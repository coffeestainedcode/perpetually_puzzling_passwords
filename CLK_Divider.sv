==> flow/design.v <==
`timescale 1ns / 1ps
module CLK_Divider(
    input clk,
    input reg [3:0] startTimeLEFT, startTimeRIGHT,
    input reset,
    output reg [3:0] secondsLEFT, secondsRIGHT,
    output logic fail = 0
    );
    localparam max = 100000000 - 1; 
    integer counter = 0;
    logic init = 1;
    logic [3:0] oldTimeLEFT, oldTimeRIGHT;
    always_ff @ (posedge clk)
        begin
            fail = 0;
            if (init == 1 || (oldTimeLEFT != startTimeLEFT) || reset == 1)
                begin
                oldTimeLEFT = startTimeLEFT;
                secondsLEFT = startTimeLEFT;
                secondsRIGHT = startTimeRIGHT;
                init = 0;
                end
            if (counter == max)
                begin
                    counter = 0;
                    if (secondsRIGHT == 0 && secondsLEFT == 0)
                    begin
                        secondsRIGHT = 0;
                        secondsLEFT = 0;
                    end
                    else if (secondsRIGHT == 4'b0000)
                        begin
                            secondsRIGHT = 4'b1001;
                            secondsLEFT -= 1;
                        end
                    else
                        secondsRIGHT -= 1;
                end
            else
                counter += 1'd1;
            if(secondsLEFT == 4'b0000 &&
               secondsRIGHT == 4'b0000  
)
               begin
                    fail = 1;
               end
        end
endmodule
# Step by step through the tools: CLK_Divider
# Tool output for the design above, in the order of the flow.
# Lines are those of the file above, counted from 1.
# Operators carry their Yosys type and port widths (W data, S select, Z words).
# Library cell names are shortened.
design:
  top: "CLK_Divider"
  clock_port: "clk"
  cell_library: "sky130hd"
  corner: "tt_025C_1v80"

# Word level
# Yosys after proc, flatten, opt, wreduce and memory -nomap, before mapping. Enables and synchronous resets that opt folds into registers are not counted as muxes. Memory bits, and registers merged into a memory's read port (data or address), are not among the register bits. Print and check cells are not counted. Equal cells are merged and count once.
word_totals:
  regBits: 46
  inputBits: 10
  out_inout_bits: 9
  elab_cells: 28
classes:
  n_addsub: 3
  n_eq: 2
  mux: 9
  n_reduce_logical: 8
op_table:
  columns: ["op", "n"]
  rows:
  - ["$add A32 B1 Y32 const B", 1]
  - ["$eq A32 B28 Y1 const B", 1]
  - ["$mux W4", 8]
  - ["$logic_not A4 Y1", 4]
  - ["$sub A4 B1 Y4 const B", 2]
  - ["$ne A4 B4 Y1", 1]
  - ["$logic_and A1 B1 Y1", 2]
  - ["$logic_or A1 B1 Y1", 2]
  - ["$mux W1", 1]

# Longest topological paths
# Yosys ltp: most cells in a row. Word level: on the elaborated netlist, between registers, memories and ports. Mapped: between sequential cells and ports; inverters and the memories' decode and read muxes count.
depth:
  word_depth: 11
  abc_area: 0
  mapped_depth: 13
  mapped_depth_nobuf: 12

# After synthesis
# Yosys stat after the flow's synthesis: flattened, memories mapped to cells. It holds for the ABC_AREA given above (unset counts as 0); a run with the other value may have another netlist.
# Totals and module areas in this step are rounded.
mapped:
  mapped_cells: 254
  area_um2: 2400
  sequential_area_um2: 971
  flip_flops: 46
types:
  columns: ["type", "n", "type_area_um2"]
  rows:
  - ["dfxtp_1", 41, 820.787]
  - ["edfxtp_1", 5, 150.144]
  - ["xor2_1", 15, 131.376]
  - ["nor2_1", 33, 123.869]
  - ["xnor2_1", 13, 113.859]
  - ["nand4_1", 14, 87.584]
  - ["nand3_1", 15, 75.072]
  - ["nand2_1", 17, 63.811]
  - ["mux2i_1", 6, 60.058]
  - ["ha_1", 4, 50.048]
  - ["inv_1", 10, 37.536]
  - ["and2_1", 5, 31.28]
  - ["and3_1", 5, 31.28]
  - ["mux2_4", 2, 30.029]
  - ["o21ai_0", 6, 30.029]
  - ["and4_1", 3, 26.275]
  - ["o2111ai_4", 1, 26.275]
  - ["nor3_1", 5, 25.024]
# Not listed: further types 45, cells in them 54.

# Path before layout
# OpenSTA on the mapped netlist: ideal clock, no wires. The path of least setup slack (recovery checks aside). Input and output delay are each 20% of the period. Register names are those of the netlist, which keeps one name where synthesis merged equal registers.
synth_timing:
  path_kind: "input-to-reg"
  from: "in startTimeLEFT[2]"
  to: "reg fail"
  clock_period_ps: 3300
  input_delay_ps: 660
  t_arrival_ps: 3127
  t_required_ps: 3176
  slack_ps: 49
  path_delay_ps: 2591
  stages: 11
  synth_period_reached_ps: 3251
# "path_delay_ps" = arrival - input delay + setup time.
# "stages": output pins that drive a net of the path, with the launching flip-flop's if there is one; two outputs of one cell count as two.
# "synth_period_reached_ps" = period - worst setup slack (recovery checks aside). The figure is calculated, with input and output delays left at 20% of the set period.
# The rows between start and end are the longest chain of elaborated cells between them; the timing report does not say that the signal goes this way. Where chains are equally long, one stands for them.
# Each line given opens the expression or statement behind the cell; cells for indexed reads and writes are added by Yosys, which also makes memories of some case tables.
synth_between:
  cell_sequence: "inv_1 o2111ai_4 nor3_4 mux2i_1 ha_1 nor3b_1 nand4_1 a221oi_2 mux2_1 o211ai_1 nor4_2"
  elab_chain_cells: 11
  cells_between: 20
  cone_classes: "add/sub: 2; eq/ne: 1; mux: 9; reduce/logical: 8"
synth_lines:
  columns: ["element", "line_no", "rtl"]
  rows:
  - ["start, declared", 4, "input reg [3:0] startTimeLEFT, startTimeRIGHT,"]
  - ["$ne A4 B4 Y1", 16, "if (init == 1 || (oldTimeLEFT != startTimeLEFT) || reset == 1)"]
  - ["$logic_or A1 B1 Y1 x2", 16, null]
  - ["$mux W4", 16, null]
  - ["$sub A4 B1 Y4", 34, "secondsLEFT -= 1;"]
  - ["$mux W4", 31, "else if (secondsRIGHT == 4'b0000)"]
  - ["$mux W4", 26, "if (secondsRIGHT == 0 && secondsLEFT == 0)"]
  - ["$mux W4", 23, "if (counter == max)"]
  - ["$logic_not A4 Y1", 41, "if(secondsLEFT == 4'b0000 &&"]
  - ["$logic_and A1 B1 Y1", 41, null]
  - ["$mux W1", 41, null]
  - ["end, assigned", 15, "fail = 0;"]
  - ["end, assigned", 45, "fail = 1;"]
  - ["end, declared", 7, "output logic fail = 0"]

# Timing after layout
# From the final timing report of record 1: the path of least setup slack in the routed layout; clock arrival at registers is part of the times.
# The report prints the path's times to 10 ps; the period is as set.
layout_timing:
  path_kind: "input-to-reg"
  from: "in startTimeLEFT[2]"
  to: "reg fail"
  clock_period_ps: 5290
  input_delay_ps: 1060
  t_arrival_ps: 4600
  t_required_ps: 5490
  slack_ps: 890
  stages: 12
# The rows between start and end are the longest chain of elaborated cells between them; the timing report does not say that the signal goes this way. Where chains are equally long, one stands for them.
layout_between:
  cell_sequence: "clkdlybuf4s50_1 inv_1 o2111ai_4 nor3_4 mux2i_1 ha_1 nor3b_1 nand4_1 a221oi_1 mux2i_1 o211ai_1 nor4_2"
  elab_chain_cells: 11
  cells_between: 20
  cone_classes: "add/sub: 2; eq/ne: 1; mux: 9; reduce/logical: 8"
layout_lines:
  columns: ["element", "line_no", "rtl"]
  rows:
  - ["start, declared", 4, "input reg [3:0] startTimeLEFT, startTimeRIGHT,"]
  - ["$ne A4 B4 Y1", 16, "if (init == 1 || (oldTimeLEFT != startTimeLEFT) || reset == 1)"]
  - ["$logic_or A1 B1 Y1 x2", 16, null]
  - ["$mux W4", 16, null]
  - ["$sub A4 B1 Y4", 34, "secondsLEFT -= 1;"]
  - ["$mux W4", 31, "else if (secondsRIGHT == 4'b0000)"]
  - ["$mux W4", 26, "if (secondsRIGHT == 0 && secondsLEFT == 0)"]
  - ["$mux W4", 23, "if (counter == max)"]
  - ["$logic_not A4 Y1", 41, "if(secondsLEFT == 4'b0000 &&"]
  - ["$logic_and A1 B1 Y1", 41, null]
  - ["$mux W1", 41, null]
  - ["end, assigned", 15, "fail = 0;"]
  - ["end, assigned", 45, "fail = 1;"]
  - ["end, declared", 7, "output logic fail = 0"]

# Measured data: module CLK_Divider, platform sky130hd, 2 stored runs of the flow under differing settings, order arbitrary. Input and output delays are each 20% of the period that was set; the output load is 0.01 pF.
# "achieved_period_ps" means the clock period less the worst setup slack. The figure is calculated, with input and output delays left at 20% of the set period.
# "worst_setup_path_time_ps" is the time allowed to the run's worst setup path (the clock period less input and output delay, where it has them) less its slack. Clock arrival times count: a late capture clock shortens it, a late launch clock lengthens it.
# "totalPower_uw": no workload was simulated; the value follows from the tool's default switching activity.
# "worst_setup_path_time_ps" is given in steps of 10 ps.
# The measured numbers are rounded.
runs:
  - name: "record 1"
    settings:
      period_ns: 5.29
      CORE_UTILIZATION: 46
      SETUP_SLACK_MARGIN: 0.49
      PLACE_DENSITY_LB_ADDON: 0.04
      HOLD_SLACK_MARGIN: -0.1
      CORE_ASPECT_RATIO: 0.69
      CELL_PAD_IN_SITES_DETAIL_PLACEMENT: 1
      GPL_TIMING_DRIVEN: 1
      CTS_CLUSTER_DIAMETER: 225
      CAP_MARGIN: 20
      CORE_MARGIN: 2
      SLEW_MARGIN: 20
    results:
      util_pct: 55.1
      totalPower_uw: 642
      holdWs_ps: 469
      synthesis_area_um2: 2400
      worst_setup_slack_ps: 888
      cell_area_final_um2: 2720
      achieved_period_ps: 4402
      worst_setup_path_time_ps: 3340
      critical_path_kind: "input-to-reg"
      fin_tns_ps: 0
      die_um2: 5820
  - name: "record 2"
    settings:
      period_ns: 4.85
      CORE_UTILIZATION: 70
      SETUP_SLACK_MARGIN: 0.05
      PLACE_DENSITY_LB_ADDON: 0.09
      HOLD_SLACK_MARGIN: 0.12
      CORE_ASPECT_RATIO: 1.5
      CORE_MARGIN: 9
      ABC_AREA: 1
      GPL_TIMING_DRIVEN: 0
      CTS_CLUSTER_DIAMETER: 101
      CAP_MARGIN: 20
      SLEW_MARGIN: 20
    results:
      util_pct: 82.5
      totalPower_uw: 750
      holdWs_ps: 471
      synthesis_area_um2: 2470
      worst_setup_slack_ps: 1650
      cell_area_final_um2: 2820
      achieved_period_ps: 3200
      worst_setup_path_time_ps: 2230
      critical_path_kind: "input-to-reg"
      fin_tns_ps: 0
      die_um2: 6030
